==> flow/design.v <==
module sar_adc (
    input  logic clk,                 
    input  logic rst,                 
    input  logic start_conversion,    
    input  logic comparator_in,       
    output logic [7:0] dac_value,     
    output logic valid,               
    output logic busy                 
);
typedef enum {
    IDLE,       
    SAMPLE,     
    COMPARE,    
    UPDATE,     
    DONE        
} state_t;
    state_t state, next_state;
    logic [7:0] result;         
    logic [3:0] bit_counter;    
    logic [7:0] test_value;     
    always_ff @(posedge clk) begin
        if (rst) begin
            state <= IDLE;
        end else begin
            state <= next_state;
        end
    end
    always_comb begin
        next_state = state;
        case (state)
            IDLE: begin
                if (start_conversion)
                    next_state = SAMPLE;
            end
            SAMPLE: begin
                next_state = COMPARE;
            end
            COMPARE: begin
                next_state = UPDATE;
            end
            UPDATE: begin
                if (bit_counter == 0)
                    next_state = DONE;
                else
                    next_state = COMPARE;
            end
            DONE: begin
                next_state = IDLE;
            end
            default: next_state = IDLE;
        endcase
    end
    always_ff @(posedge clk) begin
        if (rst) begin
            result <= '0;
            bit_counter <= 7;     
            test_value <= 8'h80;  
            valid <= 0;
            busy <= 0;
            dac_value <= '0;
        end else begin
            case (state)
                IDLE: begin
                    if (start_conversion) begin
                        result <= '0;
                        bit_counter <= 7;     
                        test_value <= 8'h80;  
                        valid <= 0;
                        busy <= 1;
                    end
                end
                SAMPLE: begin
                    dac_value <= test_value;
                end
                COMPARE: begin
                end
                UPDATE: begin
                    if (comparator_in) begin
                        result <= result | test_value;
                    end
                    test_value <= test_value >> 1;  
                    bit_counter <= bit_counter - 1;  
                  dac_value <= (test_value >> 1);  
                end
                DONE: begin
                    valid <= 1;
                    busy <= 0;
                    dac_value <= result;
                end
                default: begin
                    result <= '0;
                    valid <= 0;
                end
            endcase
        end
    end
endmodule
# Step by step through the tools: sar_adc
# Tool output for the design above, in the order of the flow.
# Line numbers count from 1 in the design file above.
# The mark - stands for no value.
dict set report design {
  top {sar_adc}
  clock_port {clk}
  lib {sky130hd}
  pvt_corner {tt_025C_1v80}
}

# Elaborated design
# Yosys after proc, flatten, opt, wreduce and memory -nomap, before mapping. Memory bits, and registers merged into a memory's read port (data or address), are not among the register bits. Print and check cells are not counted. Equal cells are merged and count once.
dict set report classes {
  logic 3
  n_eq 6
  addsub 1
  reduce_and_logical 11
  muxes 15
}
# operator count
set ops {}
lappend ops {{parallel mux 32 bit (select 4 bit)} 1}
lappend ops {{== test 32 x 2 -> 1 bit (second input constant)} 2}
lappend ops {{parallel mux 8 bit (select 3 bit)} 2}
lappend ops {{== test 32 x 1 -> 1 bit (second input constant)} 1}
lappend ops {{== test 32 x 3 -> 1 bit (second input constant)} 1}
lappend ops {{zero test 32 bit} 1}
lappend ops {{2-to-1 mux 32 bit} 1}
lappend ops {{2-to-1 mux 8 bit} 3}
lappend ops {{parallel mux 8 bit (select 2 bit)} 1}
lappend ops {{OR 8 bit} 1}
lappend ops {{parallel mux 4 bit (select 2 bit)} 1}
lappend ops {{AND reduction 2 bit} 3}
lappend ops {{OR reduction 3 bit} 2}
lappend ops {{inequality test 2 bit (second input constant)} 2}
lappend ops {{nonzero test 2 bit} 2}
lappend ops {{subtractor 4 x 1 -> 4 bit (second input constant)} 1}
lappend ops {{zero test 4 bit} 1}
lappend ops {{2-to-1 mux 4 bit} 1}
lappend ops {{AND reduction 3 bit} 1}
lappend ops {{nonzero test 3 bit} 1}
lappend ops {{parallel mux 1 bit (select 3 bit)} 1}
lappend ops {{2-to-1 mux 3 bit} 1}
lappend ops {{inverter 1 bit} 2}
lappend ops {{parallel mux 1 bit (select 2 bit)} 1}
lappend ops {{2-to-1 mux 1 bit} 2}
dict set report word_totals {
  inputBits 4
  regBits 62
  word_cells 43
}

# Depth
# Longest topological path by Yosys (ltp), each cell counted once; first at word level (registers and memories cut), then after technology mapping (sequential cells cut; the memories' decode and read muxes count).
dict set report logic_depth {
  ltp_word 4
  ABC_AREA 0
  ltp_mapped 5
}

# Mapped cells and area
# Source: synth_stat.txt of the flow (Yosys; design flattened, memories mapped). It holds for the ABC_AREA given above (unset counts as 0); a run with the other value may have another netlist.
dict set report mapped {
  seqArea_um2 700.7
  flip_flops 35
  yosys_area_um2 1476.4
  buffers 13
  stdcells 164
}
# type count type_area_um2
set types {}
lappend types {sky130_fd_sc_hd__dfxtp_1 35 700.672}
lappend types {sky130_fd_sc_hd__nor2_1 29 108.854}
lappend types {sky130_fd_sc_hd__a32oi_1 8 70.067}
lappend types {sky130_fd_sc_hd__a41oi_1 8 70.067}
lappend types {sky130_fd_sc_hd__nor2b_1 10 62.56}
lappend types {sky130_fd_sc_hd__a211oi_1 8 60.058}
lappend types {sky130_fd_sc_hd__a22oi_1 7 52.55}
lappend types {sky130_fd_sc_hd__o21ai_0 9 45.043}
lappend types {sky130_fd_sc_hd__buf_2 5 25.024}
lappend types {sky130_fd_sc_hd__buf_4 3 22.522}
lappend types {sky130_fd_sc_hd__a21oi_1 4 20.019}
lappend types {sky130_fd_sc_hd__nand2_1 5 18.768}
lappend types {sky130_fd_sc_hd__nand4b_1 2 17.517}
lappend types {sky130_fd_sc_hd__clkbuf_1 4 15.014}
lappend types {sky130_fd_sc_hd__inv_1 4 15.014}
lappend types {sky130_fd_sc_hd__ha_1 1 12.512}
lappend types {sky130_fd_sc_hd__nand2b_1 2 12.512}
lappend types {sky130_fd_sc_hd__nor2_2 2 12.512}
# Other cell types: 16; their cells: 18.

# Worst setup path after synthesis
# Source: OpenSTA report_checks on the synthesized netlist (no wires, ideal clock, input and output delay 20% of the period each), path of least setup slack; recovery checks are left aside. Register names are those of the netlist, which keeps one name where synthesis merged equal registers.
dict set report synth_timing {
  path_type {register to register}
  from {reg bit_counter[0]}
  to {reg state}
  path_delay_ns 1.280
  path_stages 6
  path_buffers 0
  setup_slack_ns 1.180
  launch_ns 0.000
  required_time_ns 2.332
  arrival_time_ns 1.152
  clock_period_ns 2.46
  synth_period_reached_ns 1.28
}
# "path_delay_ns" = arrival - input delay + setup time.
# "path_stages" counts driving pins, that of a launching flip-flop among them; a cell with two outputs on the path counts twice.
# "synth_period_reached_ns" = period - worst setup slack (recovery checks aside). The figure is calculated, with input and output delays left at 20% of the set period.
# An end named without its bit number is one bit of that signal or, where synthesis recoded a state register, one of its new flip-flops.
# At most two assigning lines are given for a register; there are more.
dict set report synth_via {
  path_cell_list {sky130_fd_sc_hd__dfxtp_1 -> sky130_fd_sc_hd__inv_1 -> sky130_fd_sc_hd__ha_1 -> sky130_fd_sc_hd__or3b_2 -> sky130_fd_sc_hd__a21oi_1 -> sky130_fd_sc_hd__nor2_1}
}
# element line
set synth_rtl {}
lappend synth_rtl {{from (decl)} 19} ;# logic [3:0] bit_counter;
lappend synth_rtl {{from (assign)} 56} ;# bit_counter <= 7;
lappend synth_rtl {{from (assign)} 82} ;# bit_counter <= bit_counter - 1;
lappend synth_rtl {{to (assign)} 23} ;# state <= IDLE;
lappend synth_rtl {{to (assign)} 25} ;# state <= next_state;
lappend synth_rtl {{to (decl)} 17} ;# state_t state, next_state;
# No chain of elaborated cells between the ends is given.

# Path in the finished layout
# From the final timing report of record 1: the path of least setup slack in the routed layout; clock arrival at registers is part of the times.
dict set report layout_timing {
  path_type {register to output}
  from {reg dac_value[2]}
  to {out dac_value[2]}
  launch_ns 0.29
  setup_slack_ns 0.34
  path_buffers 1
  path_stages 2
  required_time_ns 1.50
  out_delay_ns 0.37
  clock_period_ns 1.87
  arrival_time_ns 1.15
}
# At most two assigning lines are given for a register; there are more.
dict set report layout_via {
  path_cell_list {sky130_fd_sc_hd__dfxtp_1 -> sky130_fd_sc_hd__clkdlybuf4s50_1}
  elab_chain_len 0
  cells_between 0
  cone_lines 0
}
# element line
set layout_rtl {}
lappend layout_rtl {{from (decl)} 6} ;# output logic [7:0] dac_value,
lappend layout_rtl {{from (assign)} 73} ;# dac_value <= test_value;
lappend layout_rtl {{from (assign)} 83} ;# dac_value <= (test_value >> 1);
lappend layout_rtl {{to (decl)} 6}

# 2 stored runs of sar_adc in the flow (synthesis by Yosys, layout by OpenROAD, sky130hd cells), in arbitrary order. Constraints: input delay and output delay 20% of the set period each, output load 0.01 pF.
# "period_reached_ns": clock period set for the run, less the worst setup slack. It is reckoned from that one timing run; input and output delays stay at 20% of the period that was set.
# "worst_setup_path_time_ns": the worst setup path's part of the clock period (all of it between registers, 20% less for each end at a port) less its slack. A launch clock that arrives late makes it longer, a capture clock that arrives late makes it shorter.
# By "design_power_mw" is meant OpenSTA's value without simulated activity: inputs other than the clock are taken to toggle once in ten clock periods, and the tool carries that through the logic.
run="record 1" settings period_ns=1.87 CAP_MARGIN=20 CORE_MARGIN=2 CORE_UTILIZATION=40 SLEW_MARGIN=20
run="record 1" results synthesis_area_um2=1476.4 final_die_area_um2=4193.2 post_route_stdcell_area_um2=1734.2 finish.utilization_pct=48.1 timing.setup.ws_ns=0.343 timing.setup.tns_ns=0.000 ws_hold_ns=0.474 design_power_mw=1.450 period_reached_ns=1.527 worst_setup_path_time_ns=1.15 critical_path_type="register to output"
run="record 2" settings period_ns=2.51 CORE_UTILIZATION=47 PLACE_DENSITY=0.41 CORE_ASPECT_RATIO=1.08 CELL_PAD_IN_SITES_DETAIL_PLACEMENT=0 GPL_ROUTABILITY_DRIVEN=0 CTS_CLUSTER_DIAMETER=365 CAP_MARGIN=15 CORE_MARGIN=2 SLEW_MARGIN=20
run="record 2" results synthesis_area_um2=1476.4 final_die_area_um2=3605.8 post_route_stdcell_area_um2=1662.8 finish.utilization_pct=54.6 timing.setup.ws_ns=0.791 timing.setup.tns_ns=0.000 ws_hold_ns=0.475 design_power_mw=0.9822 period_reached_ns=1.719 worst_setup_path_time_ns=1.22 critical_path_type="register to output"
